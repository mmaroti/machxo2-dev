==> flow/design.v <==
`default_nettype none
module axis_fifo_ver1 #(parameter integer DATA_WIDTH = 8, ADDR_WIDTH = 4) (
	input wire clock,
	input wire resetn,
	output wire [ADDR_WIDTH-1:0] size,
	input wire [DATA_WIDTH-1:0] idata,
	input wire ivalid,
	output wire iready,
	output wire [DATA_WIDTH-1:0] odata,
	output wire ovalid,
	input wire oready);
reg [ADDR_WIDTH-1:0] raddr;
reg [ADDR_WIDTH-1:0] waddr;
assign size = waddr - raddr;
assign iready = !(&size);
assign ovalid = (|size);
simple_dual_port_ram_reg0 #(.DATA_WIDTH(DATA_WIDTH), .ADDR_WIDTH(ADDR_WIDTH)) ram (
	.wclock(clock),
	.wenable(ivalid && iready),
	.waddr(waddr),
	.wdata(idata),
	.raddr(raddr),
	.rdata(odata));
always @(posedge clock or negedge resetn)
begin
	if (!resetn)
		waddr <= 1'b0;
	else if (ivalid && iready)
		waddr <= waddr + 1'b1;
end
always @(posedge clock)
begin
	if (!resetn)
		raddr <= 1'b0;
	else if (ovalid && oready)
		raddr <= raddr + 1'b1;
end
endmodule
module axis_fifo_ver2 #(parameter integer DATA_WIDTH = 8, ADDR_WIDTH = 4) (
	input wire clock,
	input wire resetn,
	output reg [ADDR_WIDTH-1:0] size,
	input wire [DATA_WIDTH-1:0] idata,
	input wire ivalid,
	output wire iready,
	output wire [DATA_WIDTH-1:0] odata,
	output wire ovalid,
	input wire oready);
assign iready = !(&size);
assign ovalid = (|size);
always @(posedge clock or negedge resetn)
begin
	if (!resetn)
		size <= 1'b0;
	else if ((ivalid && iready) && !(ovalid && oready))
		size <= size + 1'b1;
	else if (!(ivalid && iready) && (ovalid && oready))
		size <= size - 1'b1;
end
reg [ADDR_WIDTH-1:0] raddr;
wire [ADDR_WIDTH-1:0] waddr = raddr + size;
simple_dual_port_ram_reg0 #(.DATA_WIDTH(DATA_WIDTH), .ADDR_WIDTH(ADDR_WIDTH)) ram (
	.wclock(clock),
	.wenable(ivalid && iready),
	.waddr(waddr),
	.wdata(idata),
	.raddr(raddr),
	.rdata(odata));
always @(posedge clock)
begin
	if (ovalid && oready)
		raddr <= raddr + 1'b1;
end
endmodule
module axis_fifo_ver3 #(parameter integer DATA_WIDTH = 8, ADDR_WIDTH = 4) (
	input wire clock,
	input wire resetn,
	output wire [ADDR_WIDTH-1:0] size,
	input wire [DATA_WIDTH-1:0] idata,
	input wire ivalid,
	output wire iready,
	output wire [DATA_WIDTH-1:0] odata,
	output reg ovalid,
	input wire oready);
reg [ADDR_WIDTH-1:0] raddr;
reg [ADDR_WIDTH-1:0] waddr;
assign size = waddr - raddr;
assign iready = !(&size);
wire wenable = ivalid && iready;
wire renable = (|size) && (!ovalid || oready);
simple_dual_port_ram_reg1 #(.DATA_WIDTH(DATA_WIDTH), .ADDR_WIDTH(ADDR_WIDTH)) ram (
	.wclock(clock),
	.wenable(wenable),
	.waddr(waddr),
	.wdata(idata),
	.rclock(clock),
	.renable(renable),
	.raddr(raddr),
	.rdata(odata));
always @(posedge clock or negedge resetn)
begin
	if (!resetn)
		waddr <= 1'b0;
	else if (wenable)
		waddr <= waddr + 1'b1;
end
always @(posedge clock or negedge resetn)
begin
	if (!resetn)
		raddr <= 1'b0;
	else if (renable)
		raddr <= raddr + 1'b1;
end
always @(posedge clock or negedge resetn)
begin
	if (!resetn)
		ovalid <= 1'b0;
	else
		ovalid <= (|size) || (ovalid && !oready);
end
endmodule
module axis_fifo_ver4 #(parameter integer DATA_WIDTH = 8, ADDR_WIDTH = 4) (
	input wire clock,
	input wire resetn,
	output reg [ADDR_WIDTH-1:0] size,
	input wire [DATA_WIDTH-1:0] idata,
	input wire ivalid,
	output wire iready,
	output wire [DATA_WIDTH-1:0] odata,
	output reg ovalid,
	input wire oready);
reg [ADDR_WIDTH-1:0] raddr;
wire [ADDR_WIDTH-1:0] waddr = raddr + size;
wire renable = (|size) && (!ovalid || oready);
simple_dual_port_ram_reg1 #(.DATA_WIDTH(DATA_WIDTH), .ADDR_WIDTH(ADDR_WIDTH)) ram (
	.wclock(clock),
	.wenable(ivalid && iready),
	.waddr(waddr),
	.wdata(idata),
	.rclock(clock),
	.renable(renable),
	.raddr(raddr),
	.rdata(odata));
always @(posedge clock or negedge resetn)
begin
	if (!resetn)
		size <= 1'b0;
	else if ((ivalid && iready) && !(renable))
		size <= size + 1'b1;
	else if (!(ivalid && iready) && renable)
		size <= size - 1'b1;
end
always @(posedge clock or negedge resetn)
begin
	if (!resetn)
		raddr <= 1'b0;
	else if (renable)
		raddr <= raddr + 1'b1;
end
assign iready = !(&size);
always @(posedge clock or negedge resetn)
begin
	if (!resetn)
		ovalid <= 1'b0;
	else
		ovalid <= (|size) || (ovalid && !oready);
end
endmodule
`default_nettype none
module push_to_axis_ver1 #(parameter integer DATA_WIDTH = 8, ADDR_WIDTH = 4, AFULL_LIMIT = 1 << (ADDR_WIDTH - 1)) (
	input wire clock,
	input wire resetn,
	output reg overflow,
	input wire [DATA_WIDTH-1:0] idata,
	input wire ienable,
	output wire iafull,
	output wire [DATA_WIDTH-1:0] odata,
	output wire ovalid,
	input wire oready);
wire [ADDR_WIDTH-1:0] size;
wire iready;
axis_fifo_ver1 #(.DATA_WIDTH(DATA_WIDTH), .ADDR_WIDTH(ADDR_WIDTH)) axis_fifo_inst (
	.clock(clock),
	.resetn(resetn),
	.size(size),
	.idata(idata),
	.ivalid(ienable),
	.iready(iready),
	.odata(odata),
	.ovalid(ovalid),
	.oready(oready));
assign iafull = (size >= AFULL_LIMIT);
always @(posedge clock or negedge resetn)
begin
	if (!resetn)
		overflow <= 1'b0;
	else if (ienable && !iready)
		overflow <= 1'b1;
end
endmodule
module push_to_axis_ver2 #(parameter integer DATA_WIDTH = 8, ADDR_WIDTH = 4, AFULL_LIMIT = 1 << (ADDR_WIDTH - 1)) (
	input wire clock,
	input wire resetn,
	output reg overflow,
	input wire [DATA_WIDTH-1:0] idata,
	input wire ienable,
	output wire iafull,
	output wire [DATA_WIDTH-1:0] odata,
	output wire ovalid,
	input wire oready);
wire [ADDR_WIDTH-1:0] size;
wire iready;
axis_fifo_ver2 #(.DATA_WIDTH(DATA_WIDTH), .ADDR_WIDTH(ADDR_WIDTH)) axis_fifo_inst (
	.clock(clock),
	.resetn(resetn),
	.size(size),
	.idata(idata),
	.ivalid(ienable),
	.iready(iready),
	.odata(odata),
	.ovalid(ovalid),
	.oready(oready));
assign iafull = (size >= AFULL_LIMIT);
always @(posedge clock or negedge resetn)
begin
	if (!resetn)
		overflow <= 1'b0;
	else if (ienable && !iready)
		overflow <= 1'b1;
end
endmodule
module push_to_axis_ver3 #(parameter integer DATA_WIDTH = 8, ADDR_WIDTH = 4, AFULL_LIMIT = 1 << (ADDR_WIDTH - 1)) (
	input wire clock,
	input wire resetn,
	output reg overflow,
	input wire [DATA_WIDTH-1:0] idata,
	input wire ienable,
	output wire iafull,
	output wire [DATA_WIDTH-1:0] odata,
	output wire ovalid,
	input wire oready);
wire [ADDR_WIDTH-1:0] size;
wire iready;
axis_fifo_ver3 #(.DATA_WIDTH(DATA_WIDTH), .ADDR_WIDTH(ADDR_WIDTH)) axis_fifo_inst (
	.clock(clock),
	.resetn(resetn),
	.size(size),
	.idata(idata),
	.ivalid(ienable),
	.iready(iready),
	.odata(odata),
	.ovalid(ovalid),
	.oready(oready));
assign iafull = (size >= AFULL_LIMIT);
always @(posedge clock or negedge resetn)
begin
	if (!resetn)
		overflow <= 1'b0;
	else if (ienable && !iready)
		overflow <= 1'b1;
end
endmodule
module push_to_axis_ver4 #(parameter integer DATA_WIDTH = 8, ADDR_WIDTH = 4, AFULL_LIMIT = 1 << (ADDR_WIDTH - 1)) (
	input wire clock,
	input wire resetn,
	output reg overflow,
	input wire [DATA_WIDTH-1:0] idata,
	input wire ienable,
	output wire iafull,
	output wire [DATA_WIDTH-1:0] odata,
	output wire ovalid,
	input wire oready);
wire [ADDR_WIDTH-1:0] size;
wire iready;
axis_fifo_ver4 #(.DATA_WIDTH(DATA_WIDTH), .ADDR_WIDTH(ADDR_WIDTH)) axis_fifo_inst (
	.clock(clock),
	.resetn(resetn),
	.size(size),
	.idata(idata),
	.ivalid(ienable),
	.iready(iready),
	.odata(odata),
	.ovalid(ovalid),
	.oready(oready));
assign iafull = (size >= AFULL_LIMIT);
always @(posedge clock or negedge resetn)
begin
	if (!resetn)
		overflow <= 1'b0;
	else if (ienable && !iready)
		overflow <= 1'b1;
end
endmodule
module push_to_axis_ver5 #(parameter integer DATA_WIDTH = 8, ADDR_WIDTH = 4, AFULL_LIMIT = 1 << (ADDR_WIDTH-1)) (
	input wire clock,
	input wire resetn,
	output reg overflow,
	input wire [DATA_WIDTH-1:0] idata,
	input wire ienable,
	output reg iafull,
	output wire [DATA_WIDTH-1:0] odata,
	output reg ovalid,
	input wire oready);
wire wenable = ienable;
reg [ADDR_WIDTH-1:0] waddr;
always @(posedge clock or negedge resetn)
begin
	if (!resetn)
		waddr <= 1'b0;
	else if (wenable)
		waddr <= waddr + 1'b1;
end
wire renable;
reg [ADDR_WIDTH-1:0] raddr;
always @(posedge clock or negedge resetn)
begin
	if (!resetn)
		raddr <= 1'b0;
	else if (renable)
		raddr <= raddr + 1'b1;
end
simple_dual_port_ram_reg1 #(.DATA_WIDTH(DATA_WIDTH), .ADDR_WIDTH(ADDR_WIDTH)) memory (
	.wclock(clock),
	.wenable(wenable),
	.waddr(waddr),
	.wdata(idata),
	.rclock(clock),
	.renable(renable),
	.raddr(raddr),
	.rdata(odata));
wire [ADDR_WIDTH-1:0] size = waddr - raddr;
assign renable = (|size) && (!ovalid || oready);
always @(posedge clock or negedge resetn)
begin
	if (!resetn)
		ovalid <= 1'b0;
	else
		ovalid <= renable || (ovalid && !oready);
end
always @(posedge clock or negedge resetn)
begin
	if (!resetn)
		iafull <= 1'b1;
	else
		iafull <= (size >= AFULL_LIMIT);
end
always @(posedge clock or negedge resetn)
begin
	if (!resetn)
		overflow <= 1'b0;
	else
		overflow <= overflow || ((&size) && wenable && !renable);
end
endmodule
`default_nettype none
module simple_dual_port_ram_reg0 #(parameter integer DATA_WIDTH = 8, ADDR_WIDTH = 4) (
	input wire wclock,
	input wire wenable,
	input wire [ADDR_WIDTH-1:0] waddr,
	input wire [DATA_WIDTH-1:0] wdata,
	input wire [ADDR_WIDTH-1:0] raddr,
	output wire [DATA_WIDTH-1:0] rdata)
	 ;
reg [DATA_WIDTH-1:0] memory [(1<<ADDR_WIDTH)-1:0]
	 ;
always @(posedge wclock)
begin
	if (wenable)
		memory[waddr] <= wdata;
end
assign rdata = memory[raddr];
endmodule
module simple_dual_port_ram_reg1 #(parameter integer DATA_WIDTH = 8, ADDR_WIDTH = 4) (
	input wire wclock,
	input wire wenable,
	input wire [ADDR_WIDTH-1:0] waddr,
	input wire [DATA_WIDTH-1:0] wdata,
	input wire rclock,
	input wire renable,
	input wire [ADDR_WIDTH-1:0] raddr,
	output reg [DATA_WIDTH-1:0] rdata);
reg [DATA_WIDTH-1:0] memory [(1<<ADDR_WIDTH)-1:0] 
	 ;
always @(posedge wclock)
begin
	if (wenable)
		memory[waddr] <= wdata;
end
always @(posedge rclock)
begin
	if (renable)
		rdata <= memory[raddr];
end
endmodule
-- Tool chain data of push_to_axis_ver4
What the tools print for push_to_axis_ver4, step after step.
Lines are those of the file above, counted from 1.
Operators carry their Yosys type and port widths (W data, S select, Z words).
Library cell names are shortened.
Not given: -
- top module: push_to_axis_ver4
- clock input: clock
- standard-cell library: sky130hd
- corner: tt_025C_1v80

-- Elaborated design
Source: Yosys, flattened and elaborated, memories not mapped. Widths are those after wreduce. Registers that Yosys merges into a memory's read port (data or address) are not register bits. Print and check cells do not count. Equal cells are merged and count once.
Memory sizes are those after Yosys's memory passes, which may raise the word count (mostly to a power of two), join words into wider ones and drop unused or constant bits.
- $add $sub $neg at 4
- noted magnitude comparators: 1
- mux-type cells at 5
- reduce/logical cells: 16
- operator list (operator ; count):
    $mux W4 ; 3
    $add A4 B1 Y4 const B ; 2
    $mux W8 ; 1
    $logic_and A1 B1 Y1 ; 6
    $logic_not A1 Y1 ; 5
    $sub A4 B1 Y4 const B ; 1
    $add A4 B4 Y4 ; 1
    $ge A4 B4 Y1 const B ; 1
    $reduce_and A4 Y1 ; 1
    $reduce_or A4 Y1 ; 1
    $logic_or A1 B1 Y1 ; 2
    $reduce_bool A2 Y1 ; 1
    $mux W1 ; 1
- flip-flop bits (word level) at 10
- RAM bits: 128
- word width x clocked read ports at 8
- memories kept: 1
- input port bits: 12
- noted output and inout port bits: 11
- memories (name ; words ; bits a word ; read ports ; wr ports ; line ; source):
    axis_fifo_inst.ram.memory ; 16 ; 8 ; 1 ; 1 ; 382 ; reg [DATA_WIDTH-1:0] memory [(1<<ADDR_WIDTH)-1:0]

-- Longest topological paths
Yosys ltp: most cells in a row. Word level: on the elaborated netlist, between registers, memories and ports. Mapped: between sequential cells and ports; inverters and the memories' decode and read muxes count.
- noted depth in word-level cells: 7
- ABC_AREA at 0
- depth in mapped cells at 11

-- Synthesis result
The flow's flattened synthesis, as Yosys stat reports it; memories are mapped. The netlist is that of the ABC_AREA named above (0 if unset); the other value can give another one.
- cells by type (cell type ; count):
    edfxtp_1 ; 136
    mux4_2 ; 19
    mux4_1 ; 13
    dfrtp_1 ; 10
    a22oi_1 ; 16
    ha_1 ; 7
    nand2_1 ; 20
    nor2_1 ; 19
    xnor2_1 ; 7
    fa_1 ; 2
    clkdlybuf4s25_2 ; 3
    xor2_1 ; 3
    and2_1 ; 4
    a21o_1 ; 3
    buf_6 ; 2
    mux2_2 ; 2
    buf_12 ; 1
    a21oi_1 ; 3
Not listed: further types 16, cells in them 29.
- standard cells after synthesis: 299
- mapped area at 5910.7 um^2
- area of sequential cells at 4334.2 um^2
- flip-flop cells: 146
By module: a second synthesis without flattening, with its own total; a netlist apart from the flattened one above.
- noted cell total of the unflattened synthesis: 290
- area (unflattened synthesis): 5906.9 um^2
Rows give one instance, submodules left out.
- by module (module ; times used ; cells ; area (um^2) ; seq. area (um^2)):
    simple_dual_port_ram_reg1 ; 1 ; 229 ; 5227.5 ; 4083.9
    axis_fifo_ver4 ; 1 ; 57 ; 639.4 ; 225.2
    push_to_axis_ver4 ; 1 ; 4 ; 40.0 ; 25.0

-- Path before layout
Path of least setup slack by OpenSTA after synthesis, without wires, with an ideal clock, recovery checks aside; 20% of the period is set as input and as output delay. Where synthesis merged equal registers, the netlist keeps one of their names.
- path type: input port to flip-flop
- start: input oready
- end: register axis_fifo_inst.size[3]
- period at 3.08 ns
- noted external input delay: 0.616 ns
- time at the first pin at 0.616 ns
- data arrival time: 2.714 ns
- required time: 2.944 ns
- path slack: 0.229 ns
- noted path delay: 2.234 ns
- stages at 9
- path buffers at 0
- period reached after synthesis: 2.851 ns
"path delay" = arrival - input delay + setup time.
"stages": output pins that drive a net of the path, with the launching flip-flop's if there is one; two outputs of one cell count as two.
"period reached after synthesis" = period - worst setup slack (recovery checks aside). The figure is calculated, with input and output delays left at 20% of the set period.
Between the ends stands the longest chain of elaborated cells between them, by number of cells; it is not shown to be the way that was timed. Of several equally long chains one is given.
A line is the first line of the expression or statement that the cell stems from. Yosys adds cells for indexed reads and writes and turns some case tables into memories.
At most two assigning lines are given for a register; there are more.
- cells stage by stage: inv_1 a21oi_1 inv_1 ha_1 inv_1 ha_1 a21o_1 a2111oi_0 o31ai_1
- noted cells in the longest elaborated chain: 5
- noted elaborated cells on any way between the ends: 8
- RTL lines with such cells at 3
- those cells by class: mux (2); reduce/logical (6)
- RTL lines, path post-synthesis (what ; line ; source):
    from (decl) ; 272 ; input wire oready);
    $logic_or A1 B1 Y1 ; 134 ; wire renable = (|size) && (!ovalid || oready);
    $logic_and A1 B1 Y1 ; 134 ;
    $logic_and A1 B1 Y1 ; 150 ; else if (!(ivalid && iready) && renable)
    $mux W4 ; 150 ;
    $mux W4 ; 148 ; else if ((ivalid && iready) && !(renable))
    to (assign) ; 149 ; size <= size + 1'b1;
    to (assign) ; 151 ; size <= size - 1'b1;
    to (decl) ; 125 ; output reg [ADDR_WIDTH-1:0] size,

-- Worst path after layout
Path of least setup slack in the final report of run 1 (OpenROAD, finished layout, wires in). Where an end is a register, its clock arrival counts in the times.
- path type: input port to flip-flop
- start: input oready
- end: register axis_fifo_inst.size[3]
- period at 5.32 ns
- noted external input delay: 1.06 ns
- time at the first pin at 1.06 ns
- data arrival time: 3.43 ns
- required time: 5.61 ns
- path slack: 2.19 ns
- stages at 10
- path buffers at 1
Between the ends stands the longest chain of elaborated cells between them, by number of cells; it is not shown to be the way that was timed. Of several equally long chains one is given.
At most two assigning lines are given for a register; there are more.
- cells stage by stage: clkdlybuf4s50_1 inv_1 a21oi_2 inv_1 ha_1 inv_1 ha_1 a21o_1 a2111oi_0 o31ai_1
- noted cells in the longest elaborated chain: 5
- noted elaborated cells on any way between the ends: 8
- RTL lines with such cells at 3
- those cells by class: mux (2); reduce/logical (6)
- RTL lines, path post-layout (what ; line ; source):
    from (decl) ; 272 ; input wire oready);
    $logic_or A1 B1 Y1 ; 134 ; wire renable = (|size) && (!ovalid || oready);
    $logic_and A1 B1 Y1 ; 134 ;
    $logic_and A1 B1 Y1 ; 150 ; else if (!(ivalid && iready) && renable)
    $mux W4 ; 150 ;
    $mux W4 ; 148 ; else if ((ivalid && iready) && !(renable))
    to (assign) ; 149 ; size <= size + 1'b1;
    to (assign) ; 151 ; size <= size - 1'b1;
    to (decl) ; 125 ; output reg [ADDR_WIDTH-1:0] size,

Measured results for push_to_axis_ver4: 2 stored runs of the Yosys and OpenROAD flow on sky130hd. The settings differ; the order carries no meaning. The constraints put input and output delay at 20% of the set period each and load the outputs with 0.01 pF.
By "period reached" is meant the clock period of the run minus its worst setup slack. This is arithmetic on one report: input and output delays are still those of the set period (20% each).
"critical setup path time": the worst setup path's part of the clock period (all of it between registers, 20% less for each end at a port) less its slack. A launch clock that arrives late makes it longer, a capture clock that arrives late makes it shorter.
By "total power of the final layout" is meant OpenSTA's value without simulated activity: inputs other than the clock are taken to toggle once in ten clock periods, and the tool carries that through the logic.

Run 1
Settings were period_ns = 5.32; CORE_UTILIZATION = 23; SETUP_SLACK_MARGIN = 0.39; PLACE_DENSITY_LB_ADDON = 0.19; HOLD_SLACK_MARGIN = -0.06; CELL_PAD_IN_SITES_GLOBAL_PLACEMENT = 3; CELL_PAD_IN_SITES_DETAIL_PLACEMENT = 0; TNS_END_PERCENT = 80; ABC_AREA = 0; GPL_TIMING_DRIVEN = 0; GPL_ROUTABILITY_DRIVEN = 0; CTS_CLUSTER_SIZE = 72; CTS_CLUSTER_DIAMETER = 26; MAX_ROUTING_LAYER = met4; CAP_MARGIN = 20; CORE_MARGIN = 2; SLEW_MARGIN = 20
- total power of the final layout at 4.601 mW
- noted the period reached: 3.134 ns
- noted the setup slack of the worst path: 2.186 ns
- die size: 26996.1 um^2
- worst hold slack after layout at 0.461 ns
- noted the post-synthesis cell area: 5910.7 um^2
- noted the standard-cell area after layout: 7210.7 um^2
- critical setup path time at 2.07 ns
- kind of the worst setup path: input port to flip-flop

Run 2
Settings were period_ns = 3.48; CORE_UTILIZATION = 50; SETUP_SLACK_MARGIN = -0.08; PLACE_DENSITY = 0.88; CORE_ASPECT_RATIO = 0.72; CELL_PAD_IN_SITES_GLOBAL_PLACEMENT = 1; GPL_ROUTABILITY_DRIVEN = 1; CTS_CLUSTER_DIAMETER = 162; MIN_ROUTING_LAYER = met2; CAP_MARGIN = 20; CORE_MARGIN = 2; SLEW_MARGIN = 20
- total power of the final layout at 6.622 mW
- noted the period reached: 2.747 ns
- noted the setup slack of the worst path: 0.733 ns
- die size: 12718.7 um^2
- worst hold slack after layout at 0.458 ns
- noted the post-synthesis cell area: 5910.7 um^2
- noted the standard-cell area after layout: 6881.6 um^2
- critical setup path time at 2.75 ns
- kind of the worst setup path: flip-flop to flip-flop
