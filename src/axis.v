==> flow/design.v <==
`default_nettype none
module axis_counter #(parameter integer WIDTH = 8) (
	input wire clock,
	input wire resetn,
	output reg [WIDTH-1:0] odata,
	output wire ovalid,
	input wire oready);
assign ovalid = 1'b1;
always @(posedge clock or negedge resetn)
begin
	if (!resetn)
		odata <= 1'b0;
	else if (oready)
		odata <= odata + 1'b1;
end
endmodule
module axis_throttle #(parameter integer WIDTH = 8, DELAY = 2) (
	input wire clock,
	input wire resetn,
	input wire [WIDTH-1:0] idata,
	input wire ivalid,
	output wire iready,
	output wire [WIDTH-1:0] odata,
	output wire ovalid,
	input wire oready);
localparam integer DELAY_WIDTH = $clog2(DELAY - 1);
reg [DELAY_WIDTH:0] delay;
always @(posedge clock or negedge resetn)
begin
	if (!resetn)
		delay <= DELAY - 2;
	else if (delay[DELAY_WIDTH])
		delay <= DELAY - 2;
	else
		delay <= delay - 1'b1;
end
assign ovalid = ivalid && delay[DELAY_WIDTH];
assign iready = oready && delay[DELAY_WIDTH];
assign odata = idata;
endmodule
module axis_small_fifo #(parameter integer WIDTH = 8, SIZE = 3, SIZE_WIDTH = $clog2(SIZE + 1)) (
	input wire clock,
	input wire resetn,
	output reg [SIZE_WIDTH-1:0] size,
	input wire [WIDTH-1:0] idata,
	input wire ivalid,
	output reg iready,
	output reg [WIDTH-1:0] odata,
	output reg ovalid,
	input wire oready);
integer i;
wire itransfer = ivalid && iready;
wire otransfer = ovalid && oready;
wire [SIZE_WIDTH-1:0] size2 = size - otransfer;
wire [SIZE_WIDTH-1:0] size3 = size2 + itransfer;
always @(posedge clock or negedge resetn)
begin
	if (!resetn)
	begin
		size <= 1'b0;
		iready <= 1'b0;
		ovalid <= 1'b0;
	end
	else
	begin
		size <= size3;
		iready <= size3 < SIZE;
		ovalid <= size3 > 0;
	end
end
reg [WIDTH-1:0] buffer [1:SIZE-1];
always @(posedge clock)
begin
	if (itransfer)
	begin
		buffer[1] <= idata;
		for (i = 2; i < SIZE; i = i + 1)
			buffer[i] <= buffer[i - 1];
	end
end
reg [WIDTH-1:0] buffer2 [0:SIZE];  
always @(*)	 
begin
	buffer2[0] <= idata;
	for (i = 1; i < SIZE; i = i + 1)
		buffer2[i] <= buffer[i];
	buffer2[SIZE] <= odata;
end
always @(posedge clock)
begin
	odata <= buffer2[size2];
end
endmodule
module push_to_axis #(parameter integer WIDTH = 8) (
	input wire clock,
	input wire resetn,
	output reg overflow,
	input wire [WIDTH-1:0] idata,
	input wire ienable,
	output wire [WIDTH-1:0] odata,
	output wire ovalid,
	input wire oready);
assign ovalid = ienable;
assign odata = idata;
always @(posedge clock or negedge resetn)
begin
	if (!resetn)
		overflow <= 1'b0;
	else
		overflow <= (ienable && !oready) || overflow;
end
endmodule
Step by step through the tools: axis_small_fifo

The steps from the RTL of axis_small_fifo to its reports follow in flow order.
Lines are those of the file above, counted from 1.
Operators carry their Yosys type and port widths (W data, S select, Z words).
Library cell names are shortened.
Not given: -

Top: axis_small_fifo
Clock port: clock
Standard-cell library: sky130hd
Corner: tt_025C_1v80

Word-level counts

Yosys after proc, flatten, opt, wreduce and memory -nomap, before mapping. Print and check cells are not counted. Equal cells are merged and count once.

Bits in registers: 28

Add/sub/neg operators: 2
$lt $le $gt $ge: 2
Eq/ne operators: 3
Muxes and demuxes: 1
Reductions and logical operators: 3

Operators with widths:

| kind                 | number |
| $pmux W8 S3          | 1 |
| $eq A2 B2 Y1 const B | 2 |
| $logic_and A1 B1 Y1  | 2 |
| $add A2 B1 Y2        | 1 |
| $sub A2 B1 Y2        | 1 |
| $gt A2 B1 Y1 const B | 1 |
| $eq A2 B1 Y1 const B | 1 |
| $lt A2 B2 Y1 const B | 1 |
| $logic_not A2 Y1     | 1 |

Depth

Yosys ltp: most cells in a row. Word level: on the elaborated netlist, between registers, memories and ports. Mapped: between sequential cells and ports; inverters and the memories' decode and read muxes count.

Depth after elaboration: 4
ABC_AREA: 0
Depth in mapped cells: 6
Mapped depth without buffers: 4

After synthesis

Source: synth_stat.txt of the flow (Yosys; design flattened, memories mapped). It holds for the ABC_AREA given above (unset counts as 0); a run with the other value may have another netlist.

Cells in the netlist: 67
Mapped area: 1187.4 µm²
Sequential part of the area: 820.8 µm²
Mapped flip-flops: 28

Cells by type:

| cell     | number |
| edfxtp_1 | 24 |
| mux2i_1  | 24 |
| dfrtp_1  | 4 |
| buf_6    | 3 |
| and2_1   | 3 |
| ha_1     | 1 |
| mux2_2   | 1 |
| a21bo_1  | 1 |
| xnor2_1  | 1 |
| xor2_1   | 1 |
| nand3b_1 | 1 |
| nand2b_1 | 1 |
| nand3_1  | 1 |
| inv_1    | 1 |

Timing after synthesis

Path of least setup slack by OpenSTA after synthesis, without wires, with an ideal clock, recovery checks aside; 20% of the period is set as input and as output delay. Where synthesis merged equal registers, the netlist keeps one of their names.

Path type: register to register
Start point: register ovalid
End point: register odata[0]
Period: 2.1 ns
Library setup time: 0.334 ns
Time at the first pin: 0.000 ns
Arrival time: 1.402 ns
Setup slack: 0.363 ns
Path delay: 1.736 ns
Stages on the path: 6
Path buffers: 2
Synthesis period reached: 1.737 ns

"path delay" = arrival - input delay + setup time.
"stages on the path": output pins that drive a net of the path, with the launching flip-flop's if there is one; two outputs of one cell count as two.
"synthesis period reached" = period - worst setup slack (recovery checks aside). The figure is calculated, with input and output delays left at 20% of the set period.
The rows between start and end are the longest chain of elaborated cells between them; the timing report does not say that the signal goes this way. Where chains are equally long, one stands for them.
Each line given opens the expression or statement behind the cell; cells for indexed reads and writes are added by Yosys, which also makes memories of some case tables.
Only ways into the end's enable, where the timed path ends, are counted here.

Cell sequence: dfrtp_1 > and2_1 > ha_1 > buf_6 > buf_6 > nand2b_1
Length of the longest elaborated chain: 3
Elaborated cells on any way between the ends: 3
RTL lines with such cells: 3
Classes of those cells: 1 x add/sub; 1 x eq/ne; 1 x reduce/logical

Ends and longest elaborated chain, post-synthesis:

| what                | line | RTL |
| from (decl)         | 49   | `output reg ovalid,` |
| from (assign)       | 62   | `ovalid <= 1'b0;` |
| from (assign)       | 68   | `ovalid <= size3 > 0;` |
| $logic_and A1 B1 Y1 | 53   | `wire otransfer = ovalid && oready;` |
| $sub A2 B1 Y2       | 54   | `wire [SIZE_WIDTH-1:0] size2 = size - otransfer;` |
| $eq A2 B2 Y1        | 91   | `odata <= buffer2[size2];` |
| to (assign)         | 91   |  |
| to (decl)           | 48   | `output reg [WIDTH-1:0] odata,` |

Worst path after layout

Path of least setup slack in the final report of run 1 (OpenROAD, finished layout, wires in). Where an end is a register, its clock arrival counts in the times.

Path type: register to register
Start point: register ovalid
End point: register odata[1]
Period: 2.14 ns
Library setup time: 0.23 ns
Time at the first pin: 0.31 ns
Arrival time: 1.65 ns
Setup slack: 0.58 ns
Stages on the path: 6
Path buffers: 1

The rows between start and end are the longest chain of elaborated cells between them; the timing report does not say that the signal goes this way. Where chains are equally long, one stands for them.
Ways into the end's enable are left out, as the timed path ends at the data pin.

Cell sequence: dfrtp_1 > and2_4 > ha_4 > buf_12 > mux2i_1 > mux2i_1
Length of the longest elaborated chain: 4
Elaborated cells on any way between the ends: 6
RTL lines with such cells: 3
Classes of those cells: 1 x add/sub; 2 x eq/ne; 1 x mux; 2 x reduce/logical

Ends and longest elaborated chain, after layout:

| what                | line | RTL |
| from (decl)         | 49   | `output reg ovalid,` |
| from (assign)       | 62   | `ovalid <= 1'b0;` |
| from (assign)       | 68   | `ovalid <= size3 > 0;` |
| $logic_and A1 B1 Y1 | 53   | `wire otransfer = ovalid && oready;` |
| $sub A2 B1 Y2       | 54   | `wire [SIZE_WIDTH-1:0] size2 = size - otransfer;` |
| $eq A2 B2 Y1        | 91   | `odata <= buffer2[size2];` |
| $pmux W8 S3         | 91   |  |
| to (assign)         | 91   |  |
| to (decl)           | 48   | `output reg [WIDTH-1:0] odata,` |

Design axis_small_fifo on sky130hd. What follows are 2 stored runs of the flow, each under its own settings; their order means nothing. The constraints put input and output delay at 20% of the set period each and load the outputs with 0.01 pF.
"period reached" means the clock period less the worst setup slack. The figure is calculated, with input and output delays left at 20% of the set period.
"time on the worst setup path": the worst setup path's part of the clock period (all of it between registers, 20% less for each end at a port) less its slack. A launch clock that arrives late makes it longer, a capture clock that arrives late makes it shorter.
"power consumption" is the tool's figure for a default switching activity; nothing was simulated.
Settings: n/a = not set for that run.

| name                                    | run 1                | run 2             |
| period_ns                               | 2.14                 | 1.73              |
| SETUP_SLACK_MARGIN                      | 0.63                 | n/a               |
| CAP_MARGIN                              | 20                   | 20                |
| CORE_MARGIN                             | 2                    | 2                 |
| CORE_UTILIZATION                        | 40                   | 53                |
| SLEW_MARGIN                             | 20                   | 20                |
| PLACE_DENSITY                           | n/a                  | 0.69              |
| CELL_PAD_IN_SITES_GLOBAL_PLACEMENT      | n/a                  | 1                 |
| CELL_PAD_IN_SITES_DETAIL_PLACEMENT      | n/a                  | 0                 |
| ABC_AREA                                | n/a                  | 0                 |
| CTS_CLUSTER_SIZE                        | n/a                  | 86                |
| MAX_ROUTING_LAYER                       | n/a                  | met5              |
| worst slack on setup checks (ns)        | 0.576                | 0.079             |
| time on the worst setup path (ns)       | 1.56                 | 1.30              |
| worst setup path kind                   | register to register | input to register |
| chip area after synthesis (Yosys) (µm²) | 1187.4               | 1187.4            |
| period reached (ns)                     | 1.564                | 1.651             |
| die area (µm²)                          | 3420.5               | 2634.8            |
| utilization in the final report         | 0.593                | 0.728             |
| power consumption (µW)                  | 2625                 | 3126              |
| post-route setup TNS (ns)               | 0.000                | 0.000             |
| standard-cell area after layout (µm²)   | 1649.1               | 1579.0            |
